==> flow/design.v <==
module histogram_data_path
(
input clock, 
input reset, 
input  [127:0] input_memory_rdata0, 
input  [127:0] input_memory_rdata1, 
input  [127:0] scratch_memory_rdata0, 
output reg [15:0]  input_memory_address_pointer0, 
output reg [15:0]  input_memory_address_pointer1, 
output reg [15:0]  scratch_memory_address_pointer0,  
output reg write_enable, 
output reg [127:0] scratch_memory_wdata, 
output reg [15:0]  write_address, 
output all_lines_written,
input set_read_address_input_mem, 
input set_read_address_scratch_mem, 
input set_write_address_scratch_mem, 
input shift_scratch_memory_rw_address, 
input read_data_ready_input_mem, 
input read_data_ready_scratch_mem,  
input extra_writes_en,
output all_pixel_written  
); 
reg first_time ; 
reg [7:0] offset ; 
reg [5:0] counter ; 
reg [255:0] scratch_memory_rw_address ; 
reg [255:0] offset_reg ; 
reg [127:0] local_scratch_memory_data ; 
reg [127:0] wdata ; 
reg [5:0]   has_nz_data_counter;
reg [63:0] has_nz_data;
wire scratch_memory_read_out_data_is_not_x ; 
wire temp; 
always@(posedge clock)
begin
    if(reset)
    begin
        input_memory_address_pointer0 <= 16'b0;
        input_memory_address_pointer1 <= 16'b1;
        first_time <= 1'b1; 
    end
    else
    begin
        if(set_read_address_input_mem)
        begin
            if(!first_time)
            begin
            input_memory_address_pointer0 <= input_memory_address_pointer0 + 16'd2;  
            input_memory_address_pointer1 <= input_memory_address_pointer1 + 16'd2;  
            end
            first_time <= 1'b0; 
        end
    end
end
always@(posedge clock)
begin
    if(reset)
    begin
        scratch_memory_address_pointer0 <= 16'b0;
        offset <= 8'b0;
    end
    else
    begin
        if(set_read_address_scratch_mem)
        begin
            scratch_memory_address_pointer0 <= {8'b0, scratch_memory_rw_address[7:0]};
            offset  <=  offset_reg[7:0]; 
        end
    end
end
assign all_pixel_written = counter[5];  
always@(posedge clock)
begin
    if(reset | set_read_address_input_mem)
    begin
        counter <= 6'b0; 
    end
    else if(set_write_address_scratch_mem)
    begin
            counter <= counter + 1;  
    end
end
always@(posedge clock)
begin
    if(reset)
    begin
        offset_reg  <= 256'b0;  
    end
    else if(read_data_ready_input_mem) 
    begin 
        offset_reg <= {{input_memory_rdata1 & 128'h03030303_03030303_03030303_03030303}, {input_memory_rdata0 & 128'h03030303_03030303_03030303_03030303} }; 
    end
    else if(shift_scratch_memory_rw_address)
    begin
        offset_reg                <= (offset_reg >> 8); 
    end
end
always@(posedge clock) 
begin
    if(reset)
    begin
        scratch_memory_rw_address <= 256'b0;  
    end
    else if(read_data_ready_input_mem) 
    begin 
        scratch_memory_rw_address[255:128] <= {input_memory_rdata1[127:120] >> 2,
                                               input_memory_rdata1[119:112] >> 2, 
                                               input_memory_rdata1[111:104] >> 2, 
                                               input_memory_rdata1[103: 96] >> 2, 
                                               input_memory_rdata1[95 : 88] >> 2, 
                                               input_memory_rdata1[87 : 80] >> 2, 
                                               input_memory_rdata1[79 : 72] >> 2, 
                                               input_memory_rdata1[71 : 64] >> 2, 
                                               input_memory_rdata1[63 : 56] >> 2, 
                                               input_memory_rdata1[55 : 48] >> 2, 
                                               input_memory_rdata1[47 : 40] >> 2, 
                                               input_memory_rdata1[39 : 32] >> 2, 
                                               input_memory_rdata1[31 : 24] >> 2, 
                                               input_memory_rdata1[23 : 16] >> 2, 
                                               input_memory_rdata1[15 :  8] >> 2, 
                                               input_memory_rdata1[ 7 :  0] >> 2  
                                               };
        scratch_memory_rw_address[127:  0] <= {input_memory_rdata0[127:120] >> 2,
                                               input_memory_rdata0[119:112] >> 2, 
                                               input_memory_rdata0[111:104] >> 2, 
                                               input_memory_rdata0[103: 96] >> 2, 
                                               input_memory_rdata0[95 : 88] >> 2, 
                                               input_memory_rdata0[87 : 80] >> 2, 
                                               input_memory_rdata0[79 : 72] >> 2, 
                                               input_memory_rdata0[71 : 64] >> 2, 
                                               input_memory_rdata0[63 : 56] >> 2, 
                                               input_memory_rdata0[55 : 48] >> 2, 
                                               input_memory_rdata0[47 : 40] >> 2, 
                                               input_memory_rdata0[39 : 32] >> 2, 
                                               input_memory_rdata0[31 : 24] >> 2, 
                                               input_memory_rdata0[23 : 16] >> 2, 
                                               input_memory_rdata0[15 :  8] >> 2, 
                                               input_memory_rdata0[ 7 :  0] >> 2  
                                               };
    end    
    else if(shift_scratch_memory_rw_address)
    begin
        scratch_memory_rw_address <= (scratch_memory_rw_address >> 8); 
    end 
end 
assign temp = |(1 << scratch_memory_address_pointer0 & has_nz_data); 
assign scratch_memory_read_out_data_is_not_x = (read_data_ready_scratch_mem) ? |(1<< scratch_memory_address_pointer0 & has_nz_data) : 1'b0;  
always@(posedge clock) 
begin
    if(reset)
    begin
        local_scratch_memory_data <= 128'b0;  
    end
    else if(read_data_ready_scratch_mem)
    begin
        if(scratch_memory_read_out_data_is_not_x)
        begin
            local_scratch_memory_data <= scratch_memory_rdata0; 
        end
        else
        begin
            local_scratch_memory_data <= 128'b0; 
        end
    end     
end 
reg [32:0] a,b,c,d; 
always@(*) 
begin
    case({offset,extra_writes_en})
    9'bxxxxxxxx_1 : wdata = 128'b0;  
    9'b00000000_0 : wdata = {{local_scratch_memory_data[127:96] + 1'b1} , local_scratch_memory_data[95:0]};
    9'b00000001_0 : wdata = {local_scratch_memory_data[127:96], {local_scratch_memory_data[95:64] + 1'b1}, local_scratch_memory_data[63:0]};  
    9'b00000010_0 : wdata = {local_scratch_memory_data[127:64], {local_scratch_memory_data[63:32] + 1'b1}, local_scratch_memory_data[31:0]}; 
    9'b00000011_0 : wdata = {local_scratch_memory_data[127:32], {local_scratch_memory_data[31: 0] + 1'b1} };  
    default : wdata = 128'b0;  
    endcase
end
always@(posedge clock) 
begin
    if(reset)
    begin
        write_enable            <= 1'b0; 
        scratch_memory_wdata    <= 128'b0;  
        write_address           <= 16'b0;  
    end
    else if(set_read_address_scratch_mem)
    begin
        write_enable <= 1'b0; 
        scratch_memory_wdata    <= 128'b0;  
        write_address           <= 16'b0;  
    end 
    else if(set_write_address_scratch_mem)
    begin
        write_enable            <= 1'b1; 
        scratch_memory_wdata    <= wdata;  
        write_address           <= {8'b0, scratch_memory_rw_address[7:0]};  
    end
    else if (extra_writes_en && !has_nz_data[0])
    begin
        write_enable            <= 1'b1; 
        scratch_memory_wdata    <= 128'b0;  
        write_address           <= has_nz_data_counter; 
    end
end
always@(posedge clock)
begin
    if(reset)
    begin
        has_nz_data <= 64'b0; 
    end
    else if(set_write_address_scratch_mem)
    begin
        has_nz_data <= has_nz_data | (1<<scratch_memory_rw_address[7:0]); 
    end
    else if(extra_writes_en)
    begin
        has_nz_data <= {has_nz_data,has_nz_data} >> 1; 
    end
end
always@(posedge clock)
begin
    if(reset)
    begin
        has_nz_data_counter <= 6'b0; 
    end
    else if(extra_writes_en)
    begin
        has_nz_data_counter <= has_nz_data_counter + 1'b1; 
    end
end
assign all_lines_written = (has_nz_data_counter==6'd63);
endmodule
From RTL to reports: histogram_data_path
The steps from the RTL of histogram_data_path to its reports follow in flow order.
Line numbers count from 1 in the design file above.
Operators: Yosys type, input widths -> output width; for muxes data width and select width s.
Library cell names are shortened.
Not given: -
Design
  design top: histogram_data_path
  clock port: clock
  cell library: sky130hd
  timing corner: tt_025C_1v80

Elaborated design
Yosys after proc, flatten, opt, wreduce and memory -nomap, before mapping. Memory bits, and registers merged into a memory's read port (data or address), are not among the register bits. Print and check cells are not counted. Equal cells are merged and count once.
Word-level totals
  cells after elaboration: 59
  output and inout bits: 195
  register bits: 902
  input bits: 393
Operators by class
  muxes and demuxes: 17
  reduce/logical cells: 9
  shifts and indexed selects: 2
  eq/ne operators: 4
  add/subtract/negate cells: 8
  bitwise operators: 4
Operators by type and width (number)
  $mux 128: 7
  $pmux 128 s4: 1
  $mux 256: 2
  $shl 1x8->64 const A: 2
  $add 32x1->32 const B: 4
  $mux 64: 2
  $and 64x64->64: 1
  $or 64x64->64: 1
  $reduce_or 64->1: 1
  $add 16x2->16 const B: 2
  $eq 9x3->1 const B: 2
  $mux 8: 2
  $add 6x1->6 const B: 2
  $eq 9x2->1 const B: 1
  $logic_not 9->1: 1
  $reduce_bool 2->1: 3
  $eq 6x6->1 const B: 1
  $mux 1: 3
  $reduce_and 2->1: 1
  $reduce_or 2->1: 1
  $or 1x1->1: 1
  $logic_and 1x1->1: 1
  $not 1->1: 1
  $logic_not 1->1: 1

Logic depth
Yosys ltp: most cells in a row. Word level: on the elaborated netlist, between registers, memories and ports. Mapped: between sequential cells and ports; inverters and the memories' decode and read muxes count.
Depth
  depth in word-level cells: 5
  ABC_AREA: 0
  gate-level depth with buffers: 11
  depth with buffers taken out: 7

After synthesis
Source: synth_stat.txt of the flow (Yosys; design flattened, memories mapped). It holds for the ABC_AREA given above (unset counts as 0); a run with the other value may have another netlist.
Cell types
  dfxtp_1: number 634, total area 1.27E+04 µm²
  mux2i_1: number 278, total area 2.78E+03 µm²
  nor2_1: number 738, total area 2.77E+03 µm²
  a21oi_1: number 343, total area 1.72E+03 µm²
  nand2_1: number 411, total area 1542.73 µm²
  o21ai_0: number 156, total area 780.749 µm²
  clkbuf_1: number 206, total area 773.242 µm²
  o21ai_1: number 124, total area 620.595 µm²
  xor2_1: number 70, total area 613.088 µm²
  nor3_1: number 92, total area 460.442 µm²
  xnor2_1: number 51, total area 446.678 µm²
  nand3_1: number 78, total area 390.374 µm²
  a22oi_1: number 51, total area 382.867 µm²
  and3_1: number 44, total area 275.264 µm²
  nand4_1: number 39, total area 243.984 µm²
  buf_4: number 27, total area 202.694 µm²
  buf_1: number 37, total area 138.883 µm²
  nor3b_1: number 18, total area 135.13 µm²
Other cell types: 53; their cells: 252.
Synthesis totals
  mapped flip-flops: 634
  buffers: 293
  cell area after synthesis: 0.0288814 mm²
  sequential part of the area: 0.0126922 mm²
  mapped cells: 3649

Timing after synthesis
Path of least setup slack by OpenSTA after synthesis, without wires, with an ideal clock, recovery checks aside; 20% of the period is set as input and as output delay. Where synthesis merged equal registers, the netlist keeps one of their names.
Timing path post-synthesis
  kind: reg-to-reg
  start point: register scratch_memory_address_pointer0[1]
  end point: register local_scratch_memory_data[107]
  buffers on the path: 4
  data required time: 2.422 ns
  stages on the path: 11
  clock period: 2.55 ns
  time at the first pin: 0.000 ns
  path delay: 2.388 ns
  setup slack: 0.162 ns
  library setup time: 0.128 ns
  data arrival time: 2.260 ns
  synthesis period reached: 2.388 ns
"path delay" is the arrival time less input delay plus setup time.
"stages on the path": output pins that drive a net of the path, with the launching flip-flop's if there is one; two outputs of one cell count as two.
"synthesis period reached" is the clock period less the worst setup slack; recovery checks do not enter. This is arithmetic on one report: input and output delays are still those of the set period (20% each).
The rows between start and end are the longest chain of elaborated cells between them; the timing report does not say that the signal goes this way. Where chains are equally long, one stands for them.
A line is the first line of the expression or statement that the cell stems from. Yosys adds cells for indexed reads and writes and turns some case tables into memories.
A register here has more assigning lines than the two given.
Between the ends, post-synthesis
  cells stage by stage: dfxtp_1 clkbuf_1 buf_2 mux4_2 and3_1 nor4_1 nand4b_1 buf_4 buf_2 nand2_1 o21ai_1
  cells in the longest elaborated chain: 5
  elaborated cells between the ends (all ways): 5
  classes of those cells: shift: 1; mux: 2; logic: 1; reduce/logical: 1
Ends and longest elaborated chain, post-synthesis
  start: declaration: line 10  | output reg [15:0]  scratch_memory_address_pointer0,
  start: assignment: line 60  | scratch_memory_address_pointer0 <= 16'b0;
  start: assignment: line 67  | scratch_memory_address_pointer0 <= {8'b0, scratch_memory_rw_address[7:0]};
  $shl 1x8->64: line 148  | assign scratch_memory_read_out_data_is_not_x = (read_data_ready_scratch_mem) ? |(1<< scratch_memory_address_po ...
  $and 64x64->64: line 148
  $reduce_or 64->1: line 148
  $mux 1: line 148
  $mux 128: line 157  | if(scratch_memory_read_out_data_is_not_x)
  end: assignment: line 153  | local_scratch_memory_data <= 128'b0;
  end: assignment: line 159  | local_scratch_memory_data <= scratch_memory_rdata0;
  end: declaration: line 29  | reg [127:0] local_scratch_memory_data ;

Timing after layout
From the final timing report of run A: the path of least setup slack in the routed layout; clock arrival at registers is part of the times.
Timing path after layout
  kind: reg-to-reg
  start point: register scratch_memory_address_pointer0[0]
  end point: register local_scratch_memory_data[4]
  setup slack: -0.35 ns
  time at the first pin: 0.63 ns
  data arrival time: 2.95 ns
  buffers on the path: 5
  stages on the path: 12
  data required time: 2.60 ns
  clock period: 2.02 ns
  library setup time: 0.06 ns
The rows between start and end are the longest chain of elaborated cells between them; the timing report does not say that the signal goes this way. Where chains are equally long, one stands for them.
A register here has more assigning lines than the two given.
Between the ends, after layout
  cells stage by stage: dfxtp_4 buf_4 or4b_4 a311oi_2 nor4_2 nand4b_1 buf_4 buf_12 buf_6 buf_8 nand2_2 o21ai_2
  cells in the longest elaborated chain: 5
  elaborated cells between the ends (all ways): 5
  classes of those cells: shift: 1; mux: 2; logic: 1; reduce/logical: 1
Ends and longest elaborated chain, after layout
  start: declaration: line 10  | output reg [15:0]  scratch_memory_address_pointer0,
  start: assignment: line 60  | scratch_memory_address_pointer0 <= 16'b0;
  start: assignment: line 67  | scratch_memory_address_pointer0 <= {8'b0, scratch_memory_rw_address[7:0]};
  $shl 1x8->64: line 148  | assign scratch_memory_read_out_data_is_not_x = (read_data_ready_scratch_mem) ? |(1<< scratch_memory_address_po ...
  $and 64x64->64: line 148
  $reduce_or 64->1: line 148
  $mux 1: line 148
  $mux 128: line 157  | if(scratch_memory_read_out_data_is_not_x)
  end: assignment: line 153  | local_scratch_memory_data <= 128'b0;
  end: assignment: line 159  | local_scratch_memory_data <= scratch_memory_rdata0;
  end: declaration: line 29  | reg [127:0] local_scratch_memory_data ;

Subject: flow runs of histogram_data_path

Hi,

Design histogram_data_path on sky130hd. What follows are 2 stored runs of the flow, each under its own settings; their order means nothing. The constraints put input and output delay at 20% of the set period each and load the outputs with 0.01 pF.
"achieved clock period" = clock period - worst setup slack. The figure is calculated, with input and output delays left at 20% of the set period.
"worst setup path time" is the time allowed to the run's worst setup path (the clock period less input and output delay, where it has them) less its slack. Clock arrival times count: a late capture clock shortens it, a late launch clock lengthens it.
"power": no workload was simulated; the value follows from the tool's default switching activity.

Run A
==> flow/run.sh <==
#!/bin/bash
# the make line also repeats the synthesis and layout settings of config.mk as NAME=value (left out here)
make -C /OpenROAD-flow-scripts/flow DESIGN_CONFIG=/design/flow/config.mk WORK_HOME=/design/flow/orfs CLKGATE_MAP_FILE= finish
==> flow/config.mk <==
export PLATFORM = sky130hd
export DESIGN_NAME = histogram_data_path
export DESIGN_NICKNAME = histogram_data_path
export VERILOG_FILES = /design/flow/design.v
export SDC_FILE = /design/flow/constraint.sdc
export NUM_CORES = 4
export LEC_CHECK = 0
export ABC_AREA = 0
export CAP_MARGIN = 35
export CORE_ASPECT_RATIO = 1.66
export CORE_MARGIN = 2
export CORE_UTILIZATION = 19
export PLACE_DENSITY = 0.88
export SLEW_MARGIN = 20
==> flow/constraint.sdc <==
create_clock -name core_clock -period 2.02 [get_ports {clock}]
set_input_delay 0.4040 -clock core_clock [delete_from_list [all_inputs] [get_ports {clock}]]
set_output_delay 0.4040 -clock core_clock [all_outputs]
set_load 0.01 [all_outputs]

==> results of run A <==
chip area after synthesis (Yosys): 0.0288814 mm²
die area: 0.155242 mm²
standard-cell area of the final layout: 0.0422418 mm²
utilization: 27.9%
worst setup slack after layout: -0.354 ns
total negative slack: -38.127 ns
worst hold slack: 0.088 ns
power: 30360 µW
achieved clock period: 2.374 ns
worst setup path time: 2.37 ns
worst setup path kind: reg-to-reg

Run B
==> flow/run.sh <==
#!/bin/bash
# the make line also repeats the synthesis and layout settings of config.mk as NAME=value (left out here)
make -C /OpenROAD-flow-scripts/flow DESIGN_CONFIG=/design/flow/config.mk WORK_HOME=/design/flow/orfs CLKGATE_MAP_FILE= finish
==> flow/config.mk <==
export PLATFORM = sky130hd
export DESIGN_NAME = histogram_data_path
export DESIGN_NICKNAME = histogram_data_path
export VERILOG_FILES = /design/flow/design.v
export SDC_FILE = /design/flow/constraint.sdc
export NUM_CORES = 4
export LEC_CHECK = 0
export ABC_AREA = 0
export CAP_MARGIN = 20
export CORE_ASPECT_RATIO = 0.5
export CORE_MARGIN = 2
export CORE_UTILIZATION = 72
export CTS_CLUSTER_DIAMETER = 308
export GPL_TIMING_DRIVEN = 1
export PLACE_DENSITY_LB_ADDON = 0.16
export SETUP_SLACK_MARGIN = -0.08
export SLEW_MARGIN = 20
export TNS_END_PERCENT = 90
==> flow/constraint.sdc <==
create_clock -name core_clock -period 2.79 [get_ports {clock}]
set_input_delay 0.5580 -clock core_clock [delete_from_list [all_inputs] [get_ports {clock}]]
set_output_delay 0.5580 -clock core_clock [all_outputs]
set_load 0.01 [all_outputs]

==> results of run B <==
chip area after synthesis (Yosys): 0.0288814 mm²
die area: 0.0418279 mm²
standard-cell area of the final layout: 0.0368128 mm²
utilization: 93.8%
worst setup slack after layout: -0.057 ns
total negative slack: -0.481 ns
worst hold slack: 0.316 ns
power: 20289 µW
achieved clock period: 2.847 ns
worst setup path time: 2.85 ns
worst setup path kind: reg-to-reg

Regards
