==> flow/design.v <==
module cdf_datapath (clk, reset, scratchmem_input1, scratchmem_input2, read_first_value_in, scratch_mem_read_ready_in, cdf_computation_done_in, read_next_value_in, cdf_done_in,  WE, WriteAddress, WriteBus, ReadAddress1, ReadAddress2, cdf_min);
input clk;
input reset;
output WE;
output [15:0] WriteAddress;
output [127:0] WriteBus;
output [15:0] ReadAddress1;
output [15:0] ReadAddress2;
output [31:0] cdf_min;
input [127:0] scratchmem_input1;
input [127:0] scratchmem_input2;
input read_first_value_in;
input read_next_value_in;
input scratch_mem_read_ready_in;
input cdf_computation_done_in;
input cdf_done_in;
reg WE;
reg [15:0] WriteAddress;
reg [127:0] WriteBus;
reg [15:0] ReadAddress1;
reg [15:0] ReadAddress2;
reg [31:0] cdf_min; 
reg read_first_value;
reg scratch_mem_read_ready;
reg cdf_computation_done;
reg cdf_done;
reg read_next_value;
reg [127:0] scratchmem_data1;
reg [127:0] scratchmem_data2;
wire [31:0] histogram[0:7];
reg [31:0] cdf0;
reg [31:0] cdf1;
reg [31:0] cdf2;
reg [31:0] cdf3;
reg [31:0] cdf4;
reg [31:0] cdf5;
reg [31:0] cdf6;
reg [31:0] cdf7;
reg [31:0] cdf_prev;
always @(posedge clk)
begin
	if (reset) begin
		scratchmem_data1 <= 0;
		scratchmem_data2 <= 0;
		read_first_value <= 0;
		read_next_value <= 0;
		cdf_computation_done <= 0;
		cdf_done <= 0;
	end
	else begin
		scratchmem_data1 <= scratchmem_input1;
		scratchmem_data2 <= scratchmem_input2;
		read_first_value <= read_first_value_in;
		scratch_mem_read_ready <= scratch_mem_read_ready_in;
		read_next_value <= read_next_value_in;
		cdf_computation_done <= cdf_computation_done_in;
		cdf_done <= cdf_done_in;
	end
end
assign histogram[0] = scratchmem_data1[127:96];
assign histogram[1] = scratchmem_data1[95:64];
assign histogram[2] = scratchmem_data1[63:32];
assign histogram[3] = scratchmem_data1[31:0];
assign histogram[4] = scratchmem_data2[127:96];
assign histogram[5] = scratchmem_data2[95:64];
assign histogram[6] = scratchmem_data2[63:32];
assign histogram[7] = scratchmem_data2[31:0];
always @(posedge clk)
begin
    if(reset)
    begin
		ReadAddress1 <= 16'd0;	 
		ReadAddress2 <= 16'd1;
    end
	else if (read_first_value == 1'b1) 
    begin
		ReadAddress1 <= 16'd0;
		ReadAddress2 <= 16'd1;
	end
    else if (read_next_value == 1'b1)
    begin
		ReadAddress1 <= ReadAddress1 + 16'd2;
		ReadAddress2 <= ReadAddress2 + 16'd2;
    end
end
reg cdf_select; 
always @(posedge clk)
begin
    if(reset)
    begin
        cdf_select <= 1'b0;  
    end
    else if(cdf_computation_done)
    begin
        cdf_select <= !cdf_select; 
    end
end
always @(posedge clk)
begin
    if(reset)
    begin
		WE <= 1'b0;
        WriteBus<= 16'b0; 
		WriteAddress <= 128'b0;
    end
    else if (read_first_value)
    begin
		WriteAddress <= 16'd63;
    end
	else if (cdf_computation_done) 
    begin
		WriteAddress <= WriteAddress + 16'd1;
        if(cdf_select == 1'b0)
            WriteBus <= {cdf0,cdf1,cdf2,cdf3};
        else
            WriteBus <= {cdf4,cdf5,cdf6,cdf7};
		WE <= 1'b1;
	end
    else 
    begin
		WE <= 1'b0;
    end
end		
always @(posedge clk)
begin
	if (reset) begin
		cdf_prev <= 32'd0;
	end	
	else if (scratch_mem_read_ready) begin
		cdf0 <= cdf_prev + histogram[0];
		cdf1 <= cdf_prev + histogram[0] + histogram[1];
		cdf2 <= cdf_prev + histogram[0] + histogram[1] + histogram[2];
		cdf3 <= cdf_prev + histogram[0] + histogram[1] + histogram[2] + histogram[3];
		cdf4 <= cdf_prev + histogram[0] + histogram[1] + histogram[2] + histogram[3] + histogram[4];
		cdf5 <= cdf_prev + histogram[0] + histogram[1] + histogram[2] + histogram[3] + histogram[4] + histogram[5];
		cdf6 <= cdf_prev + histogram[0] + histogram[1] + histogram[2] + histogram[3] + histogram[4] + histogram[5] + histogram[6];
		cdf7 <= cdf_prev + histogram[0] + histogram[1] + histogram[2] + histogram[3] + histogram[4] + histogram[5] + histogram[6] + histogram[7];
	end
	else if (cdf_computation_done) begin
		cdf_prev <= cdf7;
	end
end						
always @(posedge clk)
begin
    if(reset)
    begin
        cdf_min <= 32'b0; 
    end
    if(WE == 1'b1 && cdf_min == 32'b0)
    begin
        if (WriteBus[127:96] != 32'b0)
            cdf_min <= WriteBus[128:96]; 
        else if (WriteBus[95:64] !=32'b0)
            cdf_min <= WriteBus[95:64]; 
        else if (WriteBus[63:32] !=32'b0)
            cdf_min <= WriteBus[63:32]; 
        else if (WriteBus[31:0] !=32'b0)
            cdf_min <= WriteBus[31:0]; 
    end
end
endmodule						
# Tool chain data of cdf_datapath
# Tool output for the design above, in the order of the flow.
# Line numbers count from 1 in the design file above.
# Operators: Yosys type, input widths -> output width; for muxes data width and select width s.
# Cell names lack the library's common part.
# The mark -- stands for no value.
dict set report setup {
  design {cdf_datapath}
  clk_port {clk}
  lib {sky130hd}
  corner {tt_025C_1v80}
}

# Word level
# Yosys after proc, flatten, opt, wreduce and memory -nomap, before mapping. Print and check cells are not counted. Equal cells are merged and count once.
dict set report word_totals {
  elab_cells 59
  input_bits 263
  register_bits 758
  output_inout_bits 209
}
dict set report classes {
  n_addsub 11
  muxes 10
  n_reduce_logical 12
  logic 3
}
# cell n
set op_table {}
lappend op_table {{$add 32x32->32} 8}
lappend op_table {{$mux 32} 6}
lappend op_table {{$reduce_bool 32->1} 4}
lappend op_table {{$mux 128} 1}
lappend op_table {{$add 16x2->16 const B} 2}
lappend op_table {{$logic_not 32->1} 1}
lappend op_table {{$add 16x1->16 const B} 1}
lappend op_table {{$mux 6} 2}
lappend op_table {{$reduce_and 2->1} 3}
lappend op_table {{$not 1->1} 3}
lappend op_table {{$reduce_bool 2->1} 1}
lappend op_table {{$reduce_or 2->1} 1}
lappend op_table {{$logic_and 1x1->1} 1}
lappend op_table {{$logic_not 1->1} 1}
lappend op_table {{$mux 1} 1}

# Logic depth
# Longest topological path by Yosys (ltp), each cell counted once; first at word level (registers and memories cut), then after technology mapping (sequential cells cut; the memories' decode and read muxes count).
dict set report depth {
  ltp_word 8
  ABC_AREA 0
  ltp_mapped 63
}

# After synthesis
# Yosys stat after the flow's synthesis: flattened, memories mapped to cells. It holds for the ABC_AREA given above (unset counts as 0); a run with the other value may have another netlist.
# The area totals of this step are shown rounded.
dict set report mapped {
  mapped_area_um2 37200
  seq_area_um2 17700
  flip_flops 756
  cell_count 3667
}
# type n area_total_um2
set types {}
lappend types {dfxtp_1 499 9.99E+03}
lappend types {edfxtp_1 257 7.72E+03}
lappend types {ha_1 269 3.37E+03}
lappend types {nor2b_1 295 1845.52}
lappend types {a21oi_1 308 1.54E+03}
lappend types {xnor2_1 165 1.45E+03}
lappend types {mux2i_1 131 1.31E+03}
lappend types {nor2_1 317 1.19E+03}
lappend types {a211oi_1 146 1.1E+03}
lappend types {a21o_1 136 1.02E+03}
lappend types {nand2_1 196 735.706}
lappend types {xor2_1 77 674.397}
lappend types {o21ai_0 131 655.629}
lappend types {clkbuf_1 127 476.707}
lappend types {o21bai_1 60 450.432}
lappend types {inv_1 92 345.331}
lappend types {o2bb2ai_1 33 289.027}
lappend types {o21a_1 33 247.738}
# Not listed: further types 61, cells in them 395.

# Path before layout
# Path of least setup slack by OpenSTA after synthesis, without wires, with an ideal clock, recovery checks aside; 20% of the period is set as input and as output delay. Where synthesis merged equal registers, the netlist keeps one of their names.
dict set report synth_path {
  path_kind {input to register}
  from {input port reset}
  to {register cdf0[0]}
  path_delay_ns 12.624
  t_arrival_ns 14.697
  n_path_buf 3
  path_slack_ns -0.704
  t_first_pin_ns 2.980
  path_stages 4
  required_ns 13.993
  period_ns 14.9
  setup_ns 0.907
  synth_period_reached_ns 15.604
}
# "path_delay_ns" = arrival - input delay + setup time.
# "path_stages": output pins that drive a net of the path, with the launching flip-flop's if there is one; two outputs of one cell count as two.
# "synth_period_reached_ns" is the clock period less the worst setup slack; recovery checks do not enter. This is arithmetic on one report: input and output delays are still those of the set period (20% each).
# Between the ends stands the longest chain of elaborated cells between them, by number of cells; it is not shown to be the way that was timed. Of several equally long chains one is given.
# A line is the first line of the expression or statement that the cell stems from. Yosys adds cells for indexed reads and writes and turns some case tables into memories.
dict set report synth_between {
  path_cell_list {clkbuf_1 clkbuf_1 buf_1 nor2b_1}
  elab_chain_cells 2
}
# element line
set synth_lines {}
lappend synth_lines {{from (decl)} 3} ;# input reset;
lappend synth_lines {{$not 1->1} --}
lappend synth_lines {{$reduce_and 2->1} --}
lappend synth_lines {{to (assign)} 130} ;# cdf0 <= cdf_prev + histogram[0];
lappend synth_lines {{to (decl)} 31} ;# reg [31:0] cdf0;

# Path in the finished layout
# Path of least setup slack in the final report of record 1 (OpenROAD, finished layout, wires in). Where an end is a register, its clock arrival counts in the times.
dict set report layout_path {
  path_kind {register to register}
  from {register scratchmem_data1[96]}
  to {register cdf7[31]}
  t_arrival_ns 15.84
  required_ns 23.17
  setup_ns 0.26
  t_first_pin_ns 0.63
  path_stages 64
  n_path_buf 1
  path_slack_ns 7.33
  period_ns 22.8
}
# Between the ends stands the longest chain of elaborated cells between them, by number of cells; it is not shown to be the way that was timed. Of several equally long chains one is given.
dict set report layout_between {
  path_cell_list {dfxtp_1 ha_1 inv_1 fa_1 nor2b_1 o21ai_0 a21boi_0 o21ai_0 a21boi_0 o21ai_0 a21oi_1 or3_1 a21oi_1 xnor2_1 ha_1 a211o_1 nor2_1 nand2_1 [... 28 more ...] ha_1 or3_1 a2111oi_0 o31ai_1 xor2_1 ha_1 a21oi_1 nand2_1 a311o_1 nand2_1 xnor2_1 ha_1 a2111oi_0 nor3_1 a2111oi_0 buf_4 xnor2_1 xnor3_1}
  elab_chain_cells 8
}
# element line
set layout_lines {}
lappend layout_lines {{from (decl)} 28} ;# reg [127:0] scratchmem_data1;
lappend layout_lines {{from (assign)} 43} ;# scratchmem_data1 <= 0;
lappend layout_lines {{from (assign)} 51} ;# scratchmem_data1 <= scratchmem_input1;
lappend layout_lines {{$add 32x32->32 x8} 137} ;# cdf7 <= cdf_prev + histogram[0] + histogram[1] + histogram[2] + histogram[3] + histogram[4] + histogram[5] + h ...
lappend layout_lines {{to (assign)} 137}
lappend layout_lines {{to (decl)} 38} ;# reg [31:0] cdf7;

; Settings and measured results of 2 stored flow runs for module cdf_datapath (sky130hd), not sorted in any way. The constraints put input and output delay at 20% of the set period each and load the outputs with 0.01 pF.
; "period_reached_ns" means the clock period less the worst setup slack. The figure is calculated, with input and output delays left at 20% of the set period.
; By "worst_setup_path_time_ns" is meant the share of the clock period that the worst setup path is allowed (20% is reserved at inputs, 20% at outputs), minus its slack. Clock arrival times at its registers enter into it.
; The measured numbers are rounded.

[record 1: settings]
period_ns = 22.8
CORE_UTILIZATION = 46
CORE_MARGIN = 2
CELL_PAD_IN_SITES_GLOBAL_PLACEMENT = 0
TNS_END_PERCENT = 80
ABC_AREA = 0
GPL_ROUTABILITY_DRIVEN = 0
CTS_CLUSTER_SIZE = 54
MAX_ROUTING_LAYER = met4
CAP_MARGIN = 20
SLEW_MARGIN = 20
[record 1: results]
ys_area_um2 = 37200
die_um2 = 83300
final_cell_area_um2 = 45900
post_route_util_pct = 57.2
final_setup_ws_ns = 7.33
tns_ns = 0.000
holdWs_ns = 0.462
period_reached_ns = 15.471
worst_setup_path_time_ns = 15.47
worst_setup_path_type = register to register

[record 2: settings]
period_ns = 15.9
CORE_UTILIZATION = 72
PLACE_DENSITY = 0.87
ABC_AREA = 1
GPL_TIMING_DRIVEN = 1
CTS_CLUSTER_SIZE = 81
CTS_CLUSTER_DIAMETER = 205
SLEW_MARGIN = 35
MIN_ROUTING_LAYER = met1
MAX_ROUTING_LAYER = met4
CAP_MARGIN = 20
CORE_MARGIN = 2
[record 2: results]
ys_area_um2 = 37200
die_um2 = 53500
final_cell_area_um2 = 42800
post_route_util_pct = 83.7
final_setup_ws_ns = 3.31
tns_ns = 0.000
holdWs_ns = 0.478
period_reached_ns = 12.593
worst_setup_path_time_ns = 12.59
worst_setup_path_type = register to register
